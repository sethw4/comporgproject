==> flow/design.v <==
module PC(input clk, input enable, input[31:0] value, output reg [31:0] totalCount);
	always @ (posedge clk) begin
	if(enable == 1)
		if(totalCount == 4294967000) totalCount = 0;
		else totalCount = totalCount + value;
	end
endmodule
# Step by step through the tools: PC
# The steps from the RTL of PC to its reports follow in flow order.
# Line numbers count from 1 in the design file above.
# Operators carry their Yosys type and port widths (W data, S select, Z words).
# Library cell names are shortened.
# Not given: --
[setup]
top = "PC"
clk_port = "clk"
library = "sky130hd"
pvt_corner = "tt_025C_1v80"

# Word level
# Counts by Yosys on the flattened word-level netlist (proc, flatten, opt, wreduce; memories kept). Register bits leave out memories and registers merged into their read ports (data or address); mux counts leave out enables and synchronous resets folded into registers. Print and check cells are left out. Cells with the same type and inputs are merged into one.
[bits]
regBits = 32
inputBits = 34
output_inout_bits = 32
word_cells = 3
[classes]
n_addsub = 1
eq_ne = 1
[ops]
columns = ["cell", "count"]
rows = [
  ["$add A32 B32 Y32", 1],
  ["$eq A32 B32 Y1 const B", 1],
]

# Longest topological paths
# Longest topological path by Yosys (ltp), each cell counted once; first at word level (registers and memories cut), then after technology mapping (sequential cells cut; the memories' decode and read muxes count).
[logic_depth]
word_depth = 1
abc_area = 0
ltp_mapped = 8
depth_no_buf = 8

# Netlist
# Source: synth_stat.txt of the flow (Yosys; design flattened, memories mapped). It holds for the ABC_AREA given above (unset counts as 0); a run with the other value may have another netlist.
[by_type]
columns = ["cell", "count", "area_total_um2"]
rows = [
  ["edfxtp_1", 32, 960.922],
  ["ha_1", 31, 387.872],
  ["a21oi_1", 39, 195.187],
  ["o21ai_0", 22, 110.106],
  ["nand2_1", 28, 105.101],
  ["nor2_1", 21, 78.826],
  ["o21a_1", 10, 75.072],
  ["xnor2_1", 7, 61.309],
  ["a21o_1", 8, 60.058],
  ["nor3_1", 12, 60.058],
  ["clkbuf_1", 15, 56.304],
  ["nand4_1", 9, 56.304],
  ["and4_1", 6, 52.55],
  ["xor2_1", 6, 52.55],
  ["mux2i_1", 5, 50.048],
  ["nand3_1", 10, 50.048],
  ["and2_1", 7, 43.792],
  ["nand2b_1", 6, 37.536],
]
# Other cell types: 39; their cells: 77.
[mapped]
cells = 351
area_um2 = 3086.7
seqArea_um2 = 960.9
ffs = 32
n_buf = 17

# Timing after synthesis
# OpenSTA on the mapped netlist: ideal clock, no wires. The path of least setup slack (recovery checks aside). Input and output delay are each 20% of the period. Register names are those of the netlist, which keeps one name where synthesis merged equal registers.
[synth_path]
path_kind = "input to register"
start = "input value[0]"
end = "register totalCount[28]"
tclk_ps = 5070
input_delay_ps = 1014
setup_ps = 265
t_first_pin_ps = 1014
arrival_time_ps = 3014
t_required_ps = 4805
setup_slack_ps = 1791
delay_ps = 2265
path_stages = 8
n_path_buf = 0
period_less_setup_slack_ps = 3279
# "delay_ps" = arrival - input delay + setup time.
# "path_stages" counts driving pins, that of a launching flip-flop among them; a cell with two outputs on the path counts twice.
# "period_less_setup_slack_ps" = period - worst setup slack (recovery checks aside). The figure is calculated, with input and output delays left at 20% of the set period.
# The rows between start and end are the longest chain of elaborated cells between them; the timing report does not say that the signal goes this way. Where chains are equally long, one stands for them.
# A line is the first line of the expression or statement that the cell stems from. Yosys adds cells for indexed reads and writes and turns some case tables into memories.
[synth_between]
cell_sequence = "ha_1 fa_1 a21o_1 a221o_2 a2111oi_4 o211a_1 o31ai_1 mux2i_1"
elab_chain_cells = 1
cells_between = 1
lines_between = 1
cone_classes = "add/sub: 1"
[synth_rtl]
columns = ["element", "line_no", "rtl"]
rows = [
  ["start, declared", 1, "module PC(input clk, input enable, input[31:0] value, output reg [31:0] totalCount);"],
  ["$add A32 B32 Y32", 5, "else totalCount = totalCount + value;"],
  ["end, assigned", 4, "if(totalCount == 4294967000) totalCount = 0;"],
  ["end, assigned", 5, ""],
  ["end, declared", 1, ""],
]

# Worst path after layout
# From the final timing report of run 2: the path of least setup slack in the routed layout; clock arrival at registers is part of the times.
# The path's times are printed in steps of 10 ps; the period is the one set.
[layout_path]
path_kind = "input to register"
start = "input value[0]"
end = "register totalCount[28]"
tclk_ps = 5410
input_delay_ps = 1080
setup_ps = 250
t_first_pin_ps = 1080
arrival_time_ps = 3860
t_required_ps = 5460
setup_slack_ps = 1600
path_stages = 9
n_path_buf = 1
# The rows between start and end are the longest chain of elaborated cells between them; the timing report does not say that the signal goes this way. Where chains are equally long, one stands for them.
[layout_between]
cell_sequence = "clkdlybuf4s50_1 ha_1 fa_1 a21o_1 a221o_2 a2111oi_4 o211a_1 o31ai_1 mux2i_1"
elab_chain_cells = 1
cells_between = 1
lines_between = 1
cone_classes = "add/sub: 1"
[layout_rtl]
columns = ["element", "line_no", "rtl"]
rows = [
  ["start, declared", 1, "module PC(input clk, input enable, input[31:0] value, output reg [31:0] totalCount);"],
  ["$add A32 B32 Y32", 5, "else totalCount = totalCount + value;"],
  ["end, assigned", 4, "if(totalCount == 4294967000) totalCount = 0;"],
  ["end, assigned", 5, ""],
  ["end, declared", 1, ""],
]

Subject: flow runs of PC

Hi,

Measured results for PC: 2 stored runs of the Yosys and OpenROAD flow on sky130hd. The settings differ; the order carries no meaning. The constraints put input and output delay at 20% of the set period each and load the outputs with 0.01 pF.
"clock_period_reached_ps" means the clock period less the worst setup slack. The figure is calculated, with input and output delays left at 20% of the set period.
"worst_path_time_ps" is the time allowed to the run's worst setup path (the clock period less input and output delay, where it has them) less its slack. Clock arrival times count: a late capture clock shortens it, a late launch clock lengthens it.
By "power.total_uw" is meant OpenSTA's value without simulated activity: inputs other than the clock are taken to toggle once in ten clock periods, and the tool carries that through the logic.
"worst_path_time_ps" is known to 10 ps.

# run 1
==> flow/run.sh <==
#!/bin/bash
# the make line also repeats the synthesis and layout settings of config.mk as NAME=value (left out here)
make -C /OpenROAD-flow-scripts/flow DESIGN_CONFIG=/design/flow/config.mk WORK_HOME=/design/flow/orfs CLKGATE_MAP_FILE= finish
==> flow/config.mk <==
export PLATFORM = sky130hd
export DESIGN_NAME = PC
export DESIGN_NICKNAME = PC
export VERILOG_FILES = /design/flow/design.v
export SDC_FILE = /design/flow/constraint.sdc
export NUM_CORES = 4
export LEC_CHECK = 0
export ABC_AREA = 1
export CAP_MARGIN = 20
export CELL_PAD_IN_SITES_DETAIL_PLACEMENT = 0
export CORE_ASPECT_RATIO = 1.59
export CORE_MARGIN = 2
export CORE_UTILIZATION = 64
export CTS_CLUSTER_DIAMETER = 171
export GPL_TIMING_DRIVEN = 0
export MIN_ROUTING_LAYER = met1
export SLEW_MARGIN = 0
export TNS_END_PERCENT = 65
==> flow/constraint.sdc <==
create_clock -name core_clock -period 1.76 [get_ports {clk}]
set_input_delay 0.3520 -clock core_clock [delete_from_list [all_inputs] [get_ports {clk}]]
set_output_delay 0.3520 -clock core_clock [all_outputs]
set_load 0.01 [all_outputs]

==> run 1: results <==
outcome="incomplete, clock tree synthesis halted on DPL-0033"

# run 2
==> flow/run.sh <==
#!/bin/bash
# the make line also repeats the synthesis and layout settings of config.mk as NAME=value (left out here)
make -C /OpenROAD-flow-scripts/flow DESIGN_CONFIG=/design/flow/config.mk WORK_HOME=/design/flow/orfs CLKGATE_MAP_FILE= finish
==> flow/config.mk <==
export PLATFORM = sky130hd
export DESIGN_NAME = PC
export DESIGN_NICKNAME = PC
export VERILOG_FILES = /design/flow/design.v
export SDC_FILE = /design/flow/constraint.sdc
export NUM_CORES = 4
export LEC_CHECK = 0
export CAP_MARGIN = 20
export CELL_PAD_IN_SITES_DETAIL_PLACEMENT = 0
export CORE_ASPECT_RATIO = 1.01
export CORE_MARGIN = 5
export CORE_UTILIZATION = 34
export CTS_CLUSTER_SIZE = 67
export GPL_TIMING_DRIVEN = 0
export MAX_ROUTING_LAYER = met5
export MIN_ROUTING_LAYER = met2
export PLACE_DENSITY_LB_ADDON = 0.14
export SLEW_MARGIN = 35
==> flow/constraint.sdc <==
create_clock -name core_clock -period 5.41 [get_ports {clk}]
set_input_delay 1.0820 -clock core_clock [delete_from_list [all_inputs] [get_ports {clk}]]
set_output_delay 1.0820 -clock core_clock [all_outputs]
set_load 0.01 [all_outputs]

==> run 2: results <==
setupTns_ps=0
final_hold_ws_ps=711
power.total_uw=2342
die_um2=11084.2
worst_path_time_ps=2730
timing.worst_path_kind="input to register"
cell_area_final_um2=4005.1
finish.utilization_frac=0.446
clock_period_reached_ps=3810
timing.setup.ws_ps=1600
yosys_chip_area_um2=3086.7

Regards
